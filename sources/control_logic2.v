==> flow/design.v <==
`timescale 1ns / 1ps
module control_logic2(
    input               clk,
    input               master_rst,
    input               ce,
    output wire [1:0]   sel,
    output reg          rst_m,
    output reg          op_en,
    output reg          load_sr,
    output reg          global_rst,
    output reg          end_op
    );
    parameter   m = 9'h006;
    parameter   p = 9'h002;
    integer     row_count =0;
    integer     col_count =0;
    integer     count =0;
    integer     nbgh_row_count;
    always@(posedge clk) begin             
        if(master_rst) begin
            row_count   <=0;
            col_count   <=-1; 
            count       <=-1; 
            nbgh_row_count <=0;
        end
        else begin
            if(ce) begin
                if(global_rst) begin
                   row_count <=0;
                   col_count <=0; 
                   count     <=0; 
                   nbgh_row_count <= nbgh_row_count + 1'b1;  
                end
                else begin
                    if(((col_count+1) % p == 0)&&(count == m/p-1)&&(row_count != p-1)) begin    
                        col_count <= 0;
                        row_count <= row_count + 1'b1;
                        count     <=0;
                    end 
                    else begin
                        col_count <=col_count+1'b1;
                        if(((col_count+1) % p == 0)&&(count != m/p-1)) begin
                            count <= count+ 1'b1;
                        end 
                    end
                end
            end
        end  
    end 
     always@(posedge clk) begin 
        if(master_rst) begin         
            load_sr     <=0;
            rst_m       <=0;
            op_en       <=0;
            global_rst  <=0;
            end_op      <=0;
        end
        else begin
            if(((col_count+1)%p ==0)&&(row_count == p-1)&&(col_count == p*count+ (p-1))&&ce) begin    
                op_en <=1;
            end 
            else begin
                op_en <=0;
            end
            if(ce) begin
                if(nbgh_row_count == m/p) begin      
                    end_op <=1;
                end
                else begin
                    end_op <=0;
                end
                if((col_count == m-2)&&(row_count == p-1)) begin     
                    global_rst <= 1;                                 
                end
                else begin
                    global_rst <= 0;
                end  
                if((((col_count+1) % p == 0)&&(count != m/p-1)&&(row_count == p-1))||((col_count == m-1)&&(row_count == p-1))) begin      
                    rst_m <= 1;              
                end  
                else begin
                    rst_m <= 0;
                end   
            end
        end 
    end
    always@(row_count or col_count or count or nbgh_row_count ) begin  
                if(((col_count+1) % p == 0) && (col_count >= 0)) begin                 
                    load_sr <= 1;                                  
                end 
                else begin
                    load_sr <= 0;
                end
    end 
    assign sel =  (master_rst)? 2'b10 :
                  ((col_count % p == 0) && (row_count == 0))? 2'b10 :
                  ((col_count % p == 0) && (row_count != 0))? 2'b01 : 2'b00;
    endmodule
== Tool chain data of control_logic2 ==
Tool output for the design above, in the order of the flow.
Lines are those of the file above, counted from 1.
A cell with - has no value.
Design
  top: control_logic2
  clock: clk
  cell library: sky130hd
  corner: tt_025C_1v80

== Word-level counts ==
Source: Yosys, flattened and elaborated, memories not mapped. Widths are those after wreduce. Registers that Yosys merges into a memory's read port (data or address) are not register bits. Print and check cells do not count. Equal cells are merged and count once.
Bit counts
  register bits after elaboration: 132
  output and inout bits: 7
  word-level cells: 57
Operators by class
  add/sub/neg operators: 6
  equality and inequality tests: 8
  muxes and demuxes: 14
  reduce/logical cells: 21
Operators with widths (number)
  2-to-1 mux 32 bit: 7
  adder 32 x 1 -> 32 bit (second input constant): 5
  logical NOT 32 bit: 3
  equality test 32 x 2 -> 1 bit (second input constant): 2
  equality test 32 x 3 -> 1 bit (second input constant): 2
  equality test 32 x 1 -> 1 bit (second input constant): 1
  != test 32 x 1 -> 1 bit (second input constant): 1
  != test 32 x 2 -> 1 bit (second input constant): 1
  equality test 32 bit: 1
  nonzero test 32 bit: 1
  logical AND 1 bit: 11
  AND reduction 2 bit: 3
  2-to-1 mux 1 bit: 5
  2-to-1 mux 2 bit: 2
  nonzero test 3 bit: 1
  nonzero test 2 bit: 1
  adder 1 bit (second input constant): 1
  logical OR 1 bit: 1

== Depth ==
Yosys ltp: most cells in a row. Word level: on the elaborated netlist, between registers, memories and ports. Mapped: between sequential cells and ports; inverters and the memories' decode and read muxes count.
Depth
  depth in word-level cells: 6
  ABC_AREA: 0
  mapped depth: 10
  gate-level depth less buffers: 9

== Netlist ==
Source: synth_stat.txt of the flow (Yosys; design flattened, memories mapped). It holds for the ABC_AREA given above (unset counts as 0); a run with the other value may have another netlist.
Mapped netlist
  mapped cells: 869
  mapped area: 6972.9 um2
  sequential part of the area: 2642.5 um2
  flip-flops: 132
Cells by type
  sky130_fd_sc_hd__dfxtp_1: number 132, area in all 2.64E+03 um2
  sky130_fd_sc_hd__xor2_1: number 63, area in all 551.779 um2
  sky130_fd_sc_hd__xnor2_1: number 46, area in all 402.886 um2
  sky130_fd_sc_hd__nand2_1: number 100, area in all 375.36 um2
  sky130_fd_sc_hd__nor2_1: number 87, area in all 326.563 um2
  sky130_fd_sc_hd__nand3_1: number 60, area in all 300.288 um2
  sky130_fd_sc_hd__nand4_1: number 40, area in all 250.24 um2
  sky130_fd_sc_hd__nor4_1: number 39, area in all 243.984 um2
  sky130_fd_sc_hd__clkbuf_1: number 46, area in all 172.666 um2
  sky130_fd_sc_hd__nor3_1: number 32, area in all 160.154 um2
  sky130_fd_sc_hd__o21ai_0: number 31, area in all 155.149 um2
  sky130_fd_sc_hd__o311ai_0: number 14, area in all 122.618 um2
  sky130_fd_sc_hd__and3_1: number 18, area in all 112.608 um2
  sky130_fd_sc_hd__ha_1: number 9, area in all 112.608 um2
  sky130_fd_sc_hd__a21oi_1: number 22, area in all 110.106 um2
  sky130_fd_sc_hd__a21o_1: number 13, area in all 97.594 um2
  sky130_fd_sc_hd__or3_1: number 14, area in all 87.584 um2
  sky130_fd_sc_hd__and4_1: number 9, area in all 78.826 um2
Other cell types: 34; their cells: 94.

== Worst setup path after synthesis ==
OpenSTA on the mapped netlist: ideal clock, no wires. The path of least setup slack (recovery checks aside). Input and output delay are each 20% of the period. Register names are those of the netlist, which keeps one name where synthesis merged equal registers.
Path after synthesis
  kind: register to register
  start point: register row_count[3]
  end point: register row_count[30]
  period: 2.41 ns
  setup time: 0.128 ns
  arrival time: 2.209 ns
  path slack: 0.073 ns
  path delay: 2.337 ns
  stages: 9
  path buffers: 1
  synthesis period reached: 2.337 ns
"path delay" is the arrival time less input delay plus setup time.
"stages" counts driving pins, that of a launching flip-flop among them; a cell with two outputs on the path counts twice.
"synthesis period reached" is the clock period less the worst setup slack; recovery checks do not enter. This is arithmetic on one report: input and output delays are still those of the set period (20% each).
Between the ends stands the longest chain of elaborated cells between them, by number of cells; it is not shown to be the way that was timed. Of several equally long chains one is given.
A line is the first line of the expression or statement that the cell stems from. Yosys adds cells for indexed reads and writes and turns some case tables into memories.
At most two assigning lines are given for a register; there are more.
Between the ends, after synthesis
  cells stage by stage: sky130_fd_sc_hd__dfxtp_1 -> sky130_fd_sc_hd__or4_1 -> sky130_fd_sc_hd__or3_1 -> sky130_fd_sc_hd__nor4_4 -> sky130_fd_sc_hd__o31a_1 -> sky130_fd_sc_hd__buf_2 -> sky130_fd_sc_hd__nor3_1 -> sky130_fd_sc_hd__xnor2_1 -> sky130_fd_sc_hd__nor2_1
  length of the longest elaborated chain: 4
Ends and longest elaborated chain, after synthesis
  start, declared: line 15  | integer     row_count =0;
  start, assigned: line 21  | row_count   <=0;
  start, assigned: line 37  | row_count <= row_count + 1'b1;
  != test 32 x 1 -> 1 bit: line 35  | if(((col_count+1) % p == 0)&&(count == m/p-1)&&(row_count != p-1)) begin
  logical AND 1 bit: line 35
  2-to-1 mux 32 bit: line 35
  2-to-1 mux 32 bit: line 28  | if(global_rst) begin
  end, assigned: line 29  | row_count <=0;
  end, assigned: line 37
  end, declared: line 15

== Path in the finished layout ==
Path of least setup slack in the final report of run 2 (OpenROAD, finished layout, wires in). Where an end is a register, its clock arrival counts in the times.
Path after layout
  kind: register to output
  start point: register row_count[4]
  end point: output sel[0]
  period: 2.35 ns
  arrival time: 2.18 ns
  path slack: -0.30 ns
  stages: 7
  path buffers: 1
Between the ends stands the longest chain of elaborated cells between them, by number of cells; it is not shown to be the way that was timed. Of several equally long chains one is given.
At most two assigning lines are given for a register; there are more.
Between the ends, after layout
  cells stage by stage: sky130_fd_sc_hd__dfxtp_2 -> sky130_fd_sc_hd__or4_4 -> sky130_fd_sc_hd__or3_4 -> sky130_fd_sc_hd__nor3_4 -> sky130_fd_sc_hd__nand2_1 -> sky130_fd_sc_hd__and3_1 -> sky130_fd_sc_hd__buf_2
  length of the longest elaborated chain: 5
Ends and longest elaborated chain, after layout
  start, declared: line 15  | integer     row_count =0;
  start, assigned: line 21  | row_count   <=0;
  start, assigned: line 37  | row_count <= row_count + 1'b1;
  nonzero test 32 bit: line 97  | ((col_count % p == 0) && (row_count != 0))? 2'b01 : 2'b00;
  logical AND 1 bit: line 97
  2-to-1 mux 1 bit: line 97
  2-to-1 mux 2 bit: line 96  | ((col_count % p == 0) && (row_count == 0))? 2'b10 :
  2-to-1 mux 2 bit: line 95  | assign sel =  (master_rst)? 2'b10 :
  end, declared: line 6  | output wire [1:0]   sel,

Add stored flow runs of control_logic2

control_logic2 through Yosys and OpenROAD on sky130hd: 2 stored runs, unordered, with their settings and measured results. The constraints put input and output delay at 20% of the set period each and load the outputs with 0.01 pF.
"achieved clock period (ns)" = clock period - worst setup slack. The figure is calculated, with input and output delays left at 20% of the set period.
"finish__power__total": no workload was simulated; the value follows from the tool's default switching activity.

Flow files of run 1
==> flow/run.sh <==
#!/bin/bash
# the make line also repeats the synthesis and layout settings of config.mk as NAME=value (left out here)
make -C /OpenROAD-flow-scripts/flow DESIGN_CONFIG=/design/flow/config.mk WORK_HOME=/design/flow/orfs CLKGATE_MAP_FILE= finish
==> flow/config.mk <==
export PLATFORM = sky130hd
export DESIGN_NAME = control_logic2
export DESIGN_NICKNAME = control_logic2
export VERILOG_FILES = /design/flow/design.v
export SDC_FILE = /design/flow/constraint.sdc
export NUM_CORES = 4
export LEC_CHECK = 0
export CAP_MARGIN = 20
export CELL_PAD_IN_SITES_GLOBAL_PLACEMENT = 3
export CORE_ASPECT_RATIO = 1.22
export CORE_MARGIN = 2
export CORE_UTILIZATION = 59
export GPL_TIMING_DRIVEN = 1
export MAX_ROUTING_LAYER = met5
export PLACE_DENSITY_LB_ADDON = 0.18
export SETUP_SLACK_MARGIN = -0.21
export SLEW_MARGIN = 20
==> flow/constraint.sdc <==
create_clock -name core_clock -period 3.06 [get_ports {clk}]
set_input_delay 0.6120 -clock core_clock [delete_from_list [all_inputs] [get_ports {clk}]]
set_output_delay 0.6120 -clock core_clock [all_outputs]
set_load 0.01 [all_outputs]

report of run 1: did not finish, place, FLW-0024

Flow files of run 2
==> flow/run.sh <==
#!/bin/bash
# the make line also repeats the synthesis and layout settings of config.mk as NAME=value (left out here)
make -C /OpenROAD-flow-scripts/flow DESIGN_CONFIG=/design/flow/config.mk WORK_HOME=/design/flow/orfs CLKGATE_MAP_FILE= finish
==> flow/config.mk <==
export PLATFORM = sky130hd
export DESIGN_NAME = control_logic2
export DESIGN_NICKNAME = control_logic2
export VERILOG_FILES = /design/flow/design.v
export SDC_FILE = /design/flow/constraint.sdc
export NUM_CORES = 4
export LEC_CHECK = 0
export CAP_MARGIN = 20
export CORE_MARGIN = 2
export CORE_UTILIZATION = 40
export SLEW_MARGIN = 20
==> flow/constraint.sdc <==
create_clock -name core_clock -period 2.35 [get_ports {clk}]
set_input_delay 0.4700 -clock core_clock [delete_from_list [all_inputs] [get_ports {clk}]]
set_output_delay 0.4700 -clock core_clock [all_outputs]
set_load 0.01 [all_outputs]

report of run 2
yosys chip area after synthesis (um^2): 6972.9
finish__design__die__area: 18504.2
finish__design__instance__area__stdcell: 9759.4
finish__design__instance__utilization: 0.5682
finish__timing__setup__ws: -0.304
finish__timing__setup__tns: -15.827
finish__power__total: 6.849e-03
achieved clock period (ns): 2.654
